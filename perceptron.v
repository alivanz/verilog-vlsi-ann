==> flow/design.v <==
module reg32(clk, reset, d, q);
input clk, reset;
input [31:0] d;
output [31:0] q;
reg [31:0] q;
always @ (negedge clk) begin
  if (reset) begin
    q <= 0;
  end else begin
    q <= d;
  end
end
endmodule
module mult (A, B, Out);
parameter DWIDTH=32;
parameter frac=24;
input signed [DWIDTH-1:0] A, B;
output signed [DWIDTH-1:0] Out;
wire signed [2*DWIDTH-1:0] temp;
assign temp = A*B;
assign Out = temp[((2*DWIDTH-1)-(DWIDTH-frac)):frac];
endmodule
module add (A, B, Out);
parameter DWIDTH=32;
parameter frac=24;
input signed [DWIDTH-1:0] A, B;
output signed [DWIDTH-1:0] Out;
assign Out = A + B;
endmodule
module coef_term1(in, out);
parameter DWIDTH = 32;
parameter t01 = 32'b0000_0000_1000_0000_0000_0000_0000_0000 ;
parameter t12 = 32'b0000_0000_1101_0001_0100_0000_0000_0000 ;
parameter t23 = 32'b0000_0000_1110_1100_1000_0000_0000_0000 ;
parameter t34 = 32'b0000_0000_1111_1000_0100_0000_0000_0000 ;
parameter t46 = 32'b0000_0000_1111_1110_0100_0000_0000_0000 ;
parameter t00 = 32'b0000_0001_0000_0000_0000_0000_0000_0000 ;
input [2:0] in;
output reg [DWIDTH-1:0] out;
always@(in)
begin
  case (in)
    0 : out = t01;
	1 : out = t12;
	2 : out = t23;
	3 : out = t34;
	4 : out = t46;
	5 : out = t46;
	default : out = t00;
  endcase
end
endmodule
module coef_term2(in, out);
parameter DWIDTH=32;
parameter t01 = 32'b0000_0000_0100_0000_0000_0000_0000_0000 ;
parameter t12 = 32'b0000_0000_0010_0110_0000_0000_0000_0000 ;
parameter t23 = 32'b0000_0000_0001_0001_1100_0000_0000_0000 ;
parameter t34 = 32'b0000_0000_0000_0111_0100_0000_0000_0000 ;
parameter t46 = 32'b0000_0000_0000_0001_1000_0000_0000_0000 ;
parameter t00 = 32'b0000_0000_0000_0000_0000_0000_0000_0000 ;
input [2:0] in;
output reg [DWIDTH-1:0] out;
always@(in)
begin
  case (in)
    0 : out = t01;
	1 : out = t12;
	2 : out = t23;
	3 : out = t34;
	4 : out = t46;
	5 : out = t46;
	default : out = t00;
  endcase
end
endmodule
module coef_term3(in, out);
parameter DWIDTH=32;
parameter t01 = 32'b0000_0000_0000_0000_0000_0000_0000_0000 ;
parameter t12 = 32'b1111_1111_1111_0100_0000_0000_0000_0000 ;
parameter t23 = 32'b1111_1111_1111_1000_1000_0000_0000_0000 ;
parameter t34 = 32'b1111_1111_1111_1100_1100_0000_0000_0000 ;
parameter t46 = 32'b1111_1111_1111_1111_0100_0000_0000_0000 ;
parameter t00 = 32'b0000_0000_0000_0000_0000_0000_0000_0000 ;
input [2:0] in;
output reg [DWIDTH-1:0] out;
always@(in)
begin
  case (in)
    0 : out = t01;
	1 : out = t12;
	2 : out = t23;
	3 : out = t34;
	4 : out = t46;
	5 : out = t46;
	default : out = t00;
  endcase
end
endmodule
`timescale 1ns/100ps
module sigmf(in, out);
parameter DWIDTH = 32;
parameter one = 32'b0000_0001_0000_0000_0000_0000_0000_0000;  
input signed [DWIDTH-1:0] in;
output signed [DWIDTH-1:0] out;
wire [2:0] ctrl;
wire signed [DWIDTH-1:0] term1, term2, term3;
wire signed [DWIDTH-1:0] c_term2, c_term3;
wire signed [DWIDTH-1:0] x, mid, result;
assign x = in[DWIDTH-1] ? (~in+1-mid) : (in-mid);
segmentation seg(in, ctrl);
mid_val     midvalue(ctrl, mid);
coef_term1  coef1(ctrl, term1);
coef_term2  coef2(ctrl, c_term2);
coef_term3  coef3(ctrl, c_term3);
mult    ser_term2(c_term2, x, term2);
mult_3in    ser_term3(c_term3, x, x, term3);
adder_4in   finaladd(term1, term2, term3, result);
assign out = in[DWIDTH-1] ? (one-result) : result;
endmodule
module segmentation(in, ctrl);
parameter DWIDTH = 32;
input [DWIDTH-1:0] in;
output [2:0] ctrl;
wire [15:0] t;
wire [DWIDTH-1:0] temp;
assign temp = (~in+1);
assign t = in[DWIDTH-1] ? temp[29:14] : in[29:14] ;
assign ctrl[2] = t[13] || (~t[13]&&t[12]) || (t[14]&&~t[13]&&~t[12]);
assign ctrl[1] = t[11] || (t[13]&&~t[11]) || (t[14]&&~t[13]&&~t[11]);
assign ctrl[0] = (~t[14]&&~t[13]&&~t[12]&&t[10]);
endmodule
module mid_val(in, out);
parameter DWIDTH = 32;
input [2:0] in;
output reg signed [DWIDTH-1:0] out;
always@(in)
begin
  case(in)
    0 : out = 32'b0000_0000_0000_0000_0000_0000_0000_0000;
	1 : out = 32'b0000_0001_1000_0000_0000_0000_0000_0000;
	2 : out = 32'b0000_0010_1000_0000_0000_0000_0000_0000;
	3 : out = 32'b0000_0011_1000_0000_0000_0000_0000_0000;
	4 : out = 32'b0000_0101_0000_0000_0000_0000_0000_0000;
	5 : out = 32'b0000_0101_0000_0000_0000_0000_0000_0000;
	default : out = 0;
  endcase
end
endmodule
module mult_3in (A, B, C, Out);
parameter DWIDTH=32;
parameter frac=24;
input signed [DWIDTH-1:0] A, B, C;
output signed [DWIDTH-1:0] Out;
wire signed [4*DWIDTH-1:0] temp;
assign temp = A*B*C;
assign Out = temp[((4*DWIDTH-1)-(3*DWIDTH)+(2*frac)):2*frac];
endmodule
module adder_4in(A, B, C, out);
parameter DWIDTH=32;
parameter frac=24;
input signed [DWIDTH-1:0] A, B, C;
output signed [DWIDTH-1:0] out;
assign out = A + B + C;
endmodule
module ilayer(clk, reset, a,b, k1, k2);
input clk, reset;
input [31:0] a,b;
output [31:0] k1,k2;
reg32 reg_k1(clk, reset, a, k1);
reg32 reg_k2(clk, reset, b, k2);
endmodule
module hlayer2_3(clk, reset, i1, i2, o1, o2, o3);
input clk, reset;
input [31:0] i1, i2;
output [31:0] o1, o2, o3;
hlayer2_1 x1(clk, reset, i1, i2, o1);
hlayer2_1 x2(clk, reset, i1, i2, o2);
hlayer2_1 x3(clk, reset, i1, i2, o3);
endmodule
module hlayer3_2(clk, reset, i1, i2, i3, o1, o2);
input clk, reset;
input [31:0] i1, i2, i3;
output [31:0] o1, o2;
hlayer3_1 x1(clk, reset, i1, i2, i3, o1);
hlayer3_1 x2(clk, reset, i1, i2, i3, o2);
endmodule
module hlayer2_1(clk, reset, i1, i2, o);
input clk, reset;
input [31:0] i1, i2;
output [31:0] o;
reg [31:0] w1, w2;
reg [31:0] b;
reg [31:0] o;
wire [31:0] r1, r2;
mult m1(i1, w1, r1);
mult m2(i2, w2, r2);
wire [31:0] a1, ox;
add add1(r1, r2, a1);
add add2(a1, b, ox);
wire [31:0] os;
sigmf sig(ox, os);
always @ (negedge clk) begin
  o <= os;
end
endmodule
module hlayer3_1(clk, reset, i1, i2, i3, o);
input clk, reset;
input [31:0] i1, i2, i3;
output [31:0] o;
reg [31:0] w1, w2, w3;
reg [31:0] b;
reg [31:0] o;
wire [31:0] r1, r2, r3;
mult m1(i1, w1, r1);
mult m2(i2, w2, r2);
mult m3(i3, w3, r3);
wire [31:0] a1, a2, ox;
add add1(r1, r2, a1);
add add2(r3, b, a2);
add add3(a1, a2, ox);
wire [31:0] os;
sigmf sig(ox, os);
always @ (negedge clk) begin
  o <= os;
end
endmodule
From RTL to reports: ilayer
The steps from the RTL of ilayer to its reports follow in flow order.
Lines are those of the file above, counted from 1.
Cell names lack the library's common part.
{"block": "design", "top": "ilayer", "clock_port": "clk", "cell_library": "sky130hd", "lib_corner": "tt_025C_1v80"}

Word level
Counts by Yosys on the flattened word-level netlist (proc, flatten, opt, wreduce; memories kept). Register bits leave out memories and registers merged into their read ports (data or address); mux counts leave out enables and synchronous resets folded into registers. Print and check cells are left out. Cells with the same type and inputs are merged into one.
{"block": "word_totals", "latch_bits": 0, "reg_bits": 64, "clocked_rd_ports_x_width": 0, "ram_bits": 0, "mem_count": 0, "romBits": 0}
{"block": "op_classes", "cmp": 0, "multipliers": 0, "shifts": 0, "muxes": 0, "addsub": 0, "equal": 0, "reduce_logical": 0, "n_div": 0, "n_logic": 0}

Logic depth
Longest topological path by Yosys (ltp), each cell counted once; first at word level (registers and memories cut), then after technology mapping (sequential cells cut; the memories' decode and read muxes count).
{"block": "depth", "word_depth": 0, "ABC_AREA": 0, "mapped_depth": 3, "depth_no_buf": 1}

After synthesis
The flow's flattened synthesis, as Yosys stat reports it; memories are mapped. The netlist is that of the ABC_AREA named above (0 if unset); the other value can give another one.
{"block": "mapped", "cell_count": 136, "buf_cells": 7, "yosys_area_um2": 1921.8, "seq_area_um2": 1281.2, "ff_cells": 64}
{"block": "types", "type": "dfxtp_1", "count": 64}
{"block": "types", "type": "nor2b_2", "count": 60}
{"block": "types", "type": "buf_6", "count": 5}
{"block": "types", "type": "buf_8", "count": 2}
{"block": "types", "type": "nor2b_1", "count": 4}
{"block": "types", "type": "inv_1", "count": 1}
The figures by module come from a second, unflattened synthesis with its own total; it is not the netlist above.
{"block": "unflattened", "hier_cells": 136, "hier_area_um2": 1734.2}
Rows give one instance, submodules left out.
{"block": "modules", "module": "reg32", "area_um2": 867.1, "mod_seq_area_um2": 640.6, "instances": 2, "n_cells": 68}
{"block": "modules", "module": "ilayer", "area_um2": 0.0, "mod_seq_area_um2": 0.0, "instances": 1, "n_cells": 0}

# Flow runs of ilayer

Record of 2 stored runs of the RTL-to-layout flow on ilayer, platform sky130hd. The runs are unordered. Constraints: input delay and output delay 20% of the set period each, output load 0.01 pF.
By "final_power_mw" is meant OpenSTA's value without simulated activity: inputs other than the clock are taken to toggle once in ten clock periods, and the tool carries that through the logic.

Flow run 1
==> flow/run.sh <==
#!/bin/bash
# the make line also repeats the synthesis and layout settings of config.mk as NAME=value (left out here)
make -C /OpenROAD-flow-scripts/flow DESIGN_CONFIG=/design/flow/config.mk WORK_HOME=/design/flow/orfs CLKGATE_MAP_FILE= finish
==> flow/config.mk <==
export PLATFORM = sky130hd
export DESIGN_NAME = ilayer
export DESIGN_NICKNAME = ilayer
export VERILOG_FILES = /design/flow/design.v
export SDC_FILE = /design/flow/constraint.sdc
export NUM_CORES = 4
export LEC_CHECK = 0
export CAP_MARGIN = 20
export CORE_MARGIN = 2
export CORE_UTILIZATION = 40
export SLEW_MARGIN = 20
==> flow/constraint.sdc <==
create_clock -name core_clock -period 2.38 [get_ports {clk}]
set_input_delay 0.4760 -clock core_clock [delete_from_list [all_inputs] [get_ports {clk}]]
set_output_delay 0.4760 -clock core_clock [all_outputs]
set_load 0.01 [all_outputs]

==> results of flow run 1, as JSON <==
{
  "final_cell_area_um2": 3552.2,
  "post_synth_area_um2": 1921.8,
  "fin_ws_ns": -0.114,
  "holdWs_ns": 1.553,
  "final_power_mw": 2.946,
  "die_footprint_um2": 5375.1
}

Flow run 2
==> flow/run.sh <==
#!/bin/bash
# the make line also repeats the synthesis and layout settings of config.mk as NAME=value (left out here)
make -C /OpenROAD-flow-scripts/flow DESIGN_CONFIG=/design/flow/config.mk WORK_HOME=/design/flow/orfs CLKGATE_MAP_FILE= finish
==> flow/config.mk <==
export PLATFORM = sky130hd
export DESIGN_NAME = ilayer
export DESIGN_NICKNAME = ilayer
export VERILOG_FILES = /design/flow/design.v
export SDC_FILE = /design/flow/constraint.sdc
export NUM_CORES = 4
export LEC_CHECK = 0
export CAP_MARGIN = 35
export CELL_PAD_IN_SITES_GLOBAL_PLACEMENT = 1
export CORE_MARGIN = 5
export CORE_UTILIZATION = 71
export CTS_CLUSTER_SIZE = 46
export PLACE_DENSITY_LB_ADDON = 0.29
export SLEW_MARGIN = 40
export TNS_END_PERCENT = 35
==> flow/constraint.sdc <==
create_clock -name core_clock -period 1.0 [get_ports {clk}]
set_input_delay 0.2000 -clock core_clock [delete_from_list [all_inputs] [get_ports {clk}]]
set_output_delay 0.2000 -clock core_clock [all_outputs]
set_load 0.01 [all_outputs]

==> results of flow run 2, as JSON <==
{
  "outcome": "no results, placement failed with FLW-0024"
}
